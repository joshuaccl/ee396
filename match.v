==> flow/design.v <==
`timescale 1ns / 1ps
module fivesec(
    output reg fivesecelapsed,
    input clk,
    input resetfivesec
    );
    wire elapsed;
    reg reset;
    reg [3:0] state;
halfsec delay(
    elapsed,
    clk,
    reset
    );
    always@(posedge clk)
    begin
        if(resetfivesec==1) 
        begin
            state<=0;
            reset<=1;
            fivesecelapsed<=0;
        end
        else 
        begin
            reset<=0;
            if(elapsed==1) state<=state+1;
            if(state==10) 
            begin
                 state<=0;
                 fivesecelapsed<=1;
            end
            else fivesecelapsed<=0;
        end
    end
endmodule
`timescale 1ns / 1ps
module halfsec(
    output Y,
    input clk,
    input reset
    );
    reg elapsed;
    reg[25:0] state;
    always@(posedge clk)
        if(reset==1) state<=0;
            else if(state==25000000) state <=0;
            else state <= state+1;
    always@(state)
        if(state == 25000000) elapsed = 1;
            else elapsed = 0;
    assign Y = elapsed;
endmodule
module match(
    output win,
    output lose,
    output done,
    input start,
    input turn,
    input pattern,
    input io0,
    input io1,
    input clk
    );
    wire fivesecelapsed;
    reg win=0;
    reg lose=0;
    reg [1:0] state=0;
    reg reset;
    reg done=0;
fivesec timelimit(
        fivesecelapsed,
        clk,
        reset
        );
    always@ (posedge clk)
    begin
        if(start==1) 
        begin
        reset<=1;
            if(state==0)
            begin
                reset<=0;
                if(io0==1) state<=1;
                else if(io1==1) state<=2;
                else if(fivesecelapsed==1) state<=3;
                else state<=0;
            end
            if(state==1)
            begin
            if(pattern==0) win<=1;
            else lose<=1;
            done<=1;
            end
            if(state==2)
            begin
            if(pattern==1) win<=1;
            else lose<=1;
            done<=1;
            end
            if(state==3)
            begin
            lose<=1;
            done<=1;
            end
        end   
    end          
endmodule
# Tool chain data of match
# Tool output for the design above, in the order of the flow.
# Lines are those of the file above, counted from 1.
# Operators carry their Yosys type and port widths (W data, S select, Z words).
# A cell with -- has no value.
# inputs
top,match
clk_port,clk
library,sky130hd
lib_corner,tt_025C_1v80

# Word level
# Yosys after proc, flatten, opt, wreduce and memory -nomap, before mapping. Enables and synchronous resets that opt folds into registers are not counted as muxes. Memory bits, and registers merged into a memory's read port (data or address), are not among the register bits. Print and check cells are not counted.
# classes
n_addsub,2
equal,5
mux,14
reduce_and_logical,7
# op_table
cell,n
$add A26 B1 Y26 const B,1
$eq A26 B25 Y1 const B,1
$mux W1,12
$eq A2 B2 Y1 const B,2
$reduce_and A2 Y1,2
$reduce_or A2 Y1,2
$add A4 B1 Y4 const B,1
$eq A4 B4 Y1 const B,1
$mux W2,2
$reduce_bool A3 Y1,1
$reduce_or A3 Y1,1
$eq A2 B1 Y1 const B,1
$logic_not A2 Y1,1
# bits
register_bits,38
in_bits,6

# Logic depth
# Yosys ltp: most cells in a row. Word level: on the elaborated netlist, between registers, memories and ports. Mapped: between sequential cells and ports; inverters and the memories' decode and read muxes count.
# depth
ltp_word,4
abc_area,0
mapped_depth,7

# Netlist
# Yosys stat after the flow's synthesis: flattened, memories mapped to cells. It holds for the ABC_AREA given above (unset counts as 0); a run with the other value may have another netlist.
# Totals and module areas in this step are rounded.
# mapped
mapped_cells,192
area_mm2,0.00176
ffs,38
n_buf,6
# types
cell_type,n,area_total_um2
sky130_fd_sc_hd__dfxtp_1,32,640.614
sky130_fd_sc_hd__edfxtp_1,6,180.173
sky130_fd_sc_hd__nor2_1,21,78.826
sky130_fd_sc_hd__a21oi_1,15,75.072
sky130_fd_sc_hd__o31ai_1,8,60.058
sky130_fd_sc_hd__or4_1,8,60.058
sky130_fd_sc_hd__xnor2_1,6,52.55
sky130_fd_sc_hd__xor2_1,6,52.55
sky130_fd_sc_hd__ha_1,4,50.048
sky130_fd_sc_hd__nand3_1,10,50.048
sky130_fd_sc_hd__nand4_1,8,50.048
sky130_fd_sc_hd__and4_1,4,35.034
sky130_fd_sc_hd__inv_1,9,33.782
sky130_fd_sc_hd__nand2_1,9,33.782
sky130_fd_sc_hd__or3_1,5,31.28
sky130_fd_sc_hd__o21ai_0,6,30.029
sky130_fd_sc_hd__nor4b_1,3,26.275
sky130_fd_sc_hd__and3_1,4,25.024
# Other cell types: 19; their cells: 28.
# By module: a second synthesis without flattening, with its own total; a netlist apart from the flattened one above.
# hier_totals
cells_unflattened,186
hier_area_mm2,0.00177
# Each row is one instance without its submodules.
# modules
module,instances,n_cells,mod_area_mm2
halfsec,1,144,0.00127
match,1,20,0.000267
fivesec,1,22,0.000233

# Timing after synthesis
# Source: OpenSTA report_checks on the synthesized netlist (no wires, ideal clock, input and output delay 20% of the period each), path of least setup slack; recovery checks are left aside. Register names are those of the netlist, which keeps one name where synthesis merged equal registers.
# synth_path
path_kind,register to register
start,reg timelimit.delay.state[0]
end,reg timelimit.delay.state[22]
period_ps,2380
setup_ps,71
t_first_pin_ps,0
arrival_time_ps,1690
required_ps,2309
setup_slack_ps,620
delay_ps,1761
path_stages,6
synth_period_reached_ps,1760
# "delay_ps" is the arrival time less input delay plus setup time.
# "path_stages": output pins that drive a net of the path, with the launching flip-flop's if there is one; two outputs of one cell count as two.
# "synth_period_reached_ps" = period - worst setup slack (recovery checks aside). The figure is calculated, with input and output delays left at 20% of the set period.
# Between the ends stands the longest chain of elaborated cells between them, by number of cells; it is not shown to be the way that was timed. Of several equally long chains one is given.
# A line is the first line of the expression or statement that the cell stems from. Yosys adds cells for indexed reads and writes and turns some case tables into memories.
# At most two assigning lines are given for a register; there are more.
# synth_between
path_cell_list,sky130_fd_sc_hd__dfxtp_1 sky130_fd_sc_hd__ha_1 sky130_fd_sc_hd__and4_1 sky130_fd_sc_hd__nand3_1 sky130_fd_sc_hd__or4_1 sky130_fd_sc_hd__a21oi_1
elab_chain_cells,2
cone_cells,3
classes_between,add/sub (1); eq/ne (1); reduce/logical (1)
# synth_rtl
item,line,text
"start, declared",43,reg[25:0] state;
"start, assigned",45,if(reset==1) state<=0;
"start, assigned",47,else state <= state+1;
$eq A26 B25 Y1,46,else if(state==25000000) state <=0;
$reduce_or A2 Y1,--,
"end, assigned",46,
"end, assigned",47,
"end, declared",43,

# Timing after layout
# From the final timing report of stored run 1: the path of least setup slack in the routed layout; clock arrival at registers is part of the times.
# The report prints the path's times to 10 ps; the period is as set.
# layout_path
path_kind,register to register
start,reg timelimit.delay.state[8]
end,reg timelimit.delay.state[23]
period_ps,1280
setup_ps,60
t_first_pin_ps,290
arrival_time_ps,1980
required_ps,1510
setup_slack_ps,-480
path_stages,5
# Between the ends stands the longest chain of elaborated cells between them, by number of cells; it is not shown to be the way that was timed. Of several equally long chains one is given.
# At most two assigning lines are given for a register; there are more.
# layout_between
path_cell_list,sky130_fd_sc_hd__dfxtp_4 sky130_fd_sc_hd__nand3_2 sky130_fd_sc_hd__or4_4 sky130_fd_sc_hd__or4_4 sky130_fd_sc_hd__a21oi_2
elab_chain_cells,2
cone_cells,3
classes_between,add/sub (1); eq/ne (1); reduce/logical (1)
# layout_rtl
item,line,text
"start, declared",43,reg[25:0] state;
"start, assigned",45,if(reset==1) state<=0;
"start, assigned",47,else state <= state+1;
$eq A26 B25 Y1,46,else if(state==25000000) state <=0;
$reduce_or A2 Y1,--,
"end, assigned",46,
"end, assigned",47,
"end, declared",43,

# Settings and measured results of 2 stored flow runs for module match (sky130hd), not sorted in any way. The constraints put input and output delay at 20% of the set period each and load the outputs with 0.01 pF.
# "period_reached_ps": clock period set for the run, less the worst setup slack. It is reckoned from that one timing run; input and output delays stay at 20% of the period that was set.
# "critical_path_time_ps" is the time allowed to the run's worst setup path (the clock period less input and output delay, where it has them) less its slack. Clock arrival times count: a late capture clock shortens it, a late launch clock lengthens it.
# "total_power_uw" rests on the timing tool's default activity at the inputs, not on a simulated workload.
# "critical_path_time_ps" is given in steps of 10 ps.
# The measured numbers are rounded.
# Settings: - = not set for that run.
stored run,period_ns,CORE_UTILIZATION,GPL_ROUTABILITY_DRIVEN,CTS_CLUSTER_SIZE,MAX_ROUTING_LAYER,CAP_MARGIN,CORE_MARGIN,SLEW_MARGIN,SETUP_SLACK_MARGIN,period_reached_ps,critical_path_time_ps,worst_path_kind,final_util_pct,dieArea_mm2,tns_setup_ps,total_power_uw,synthesis_area_mm2,worst_hold_slack_ps,timing.setup.ws_ps,finalCellArea_mm2
stored run 1,1.28,18,1,95,met4,20,2,20,-,1755,1760,register to register,30.3,0.0106,-10200,2240,0.00176,413,-475,0.00292
stored run 2,2.01,40,-,-,-,20,2,20,0.06,1887,1890,register to register,49.0,0.00494,0,1450,0.00176,413,123,0.0021
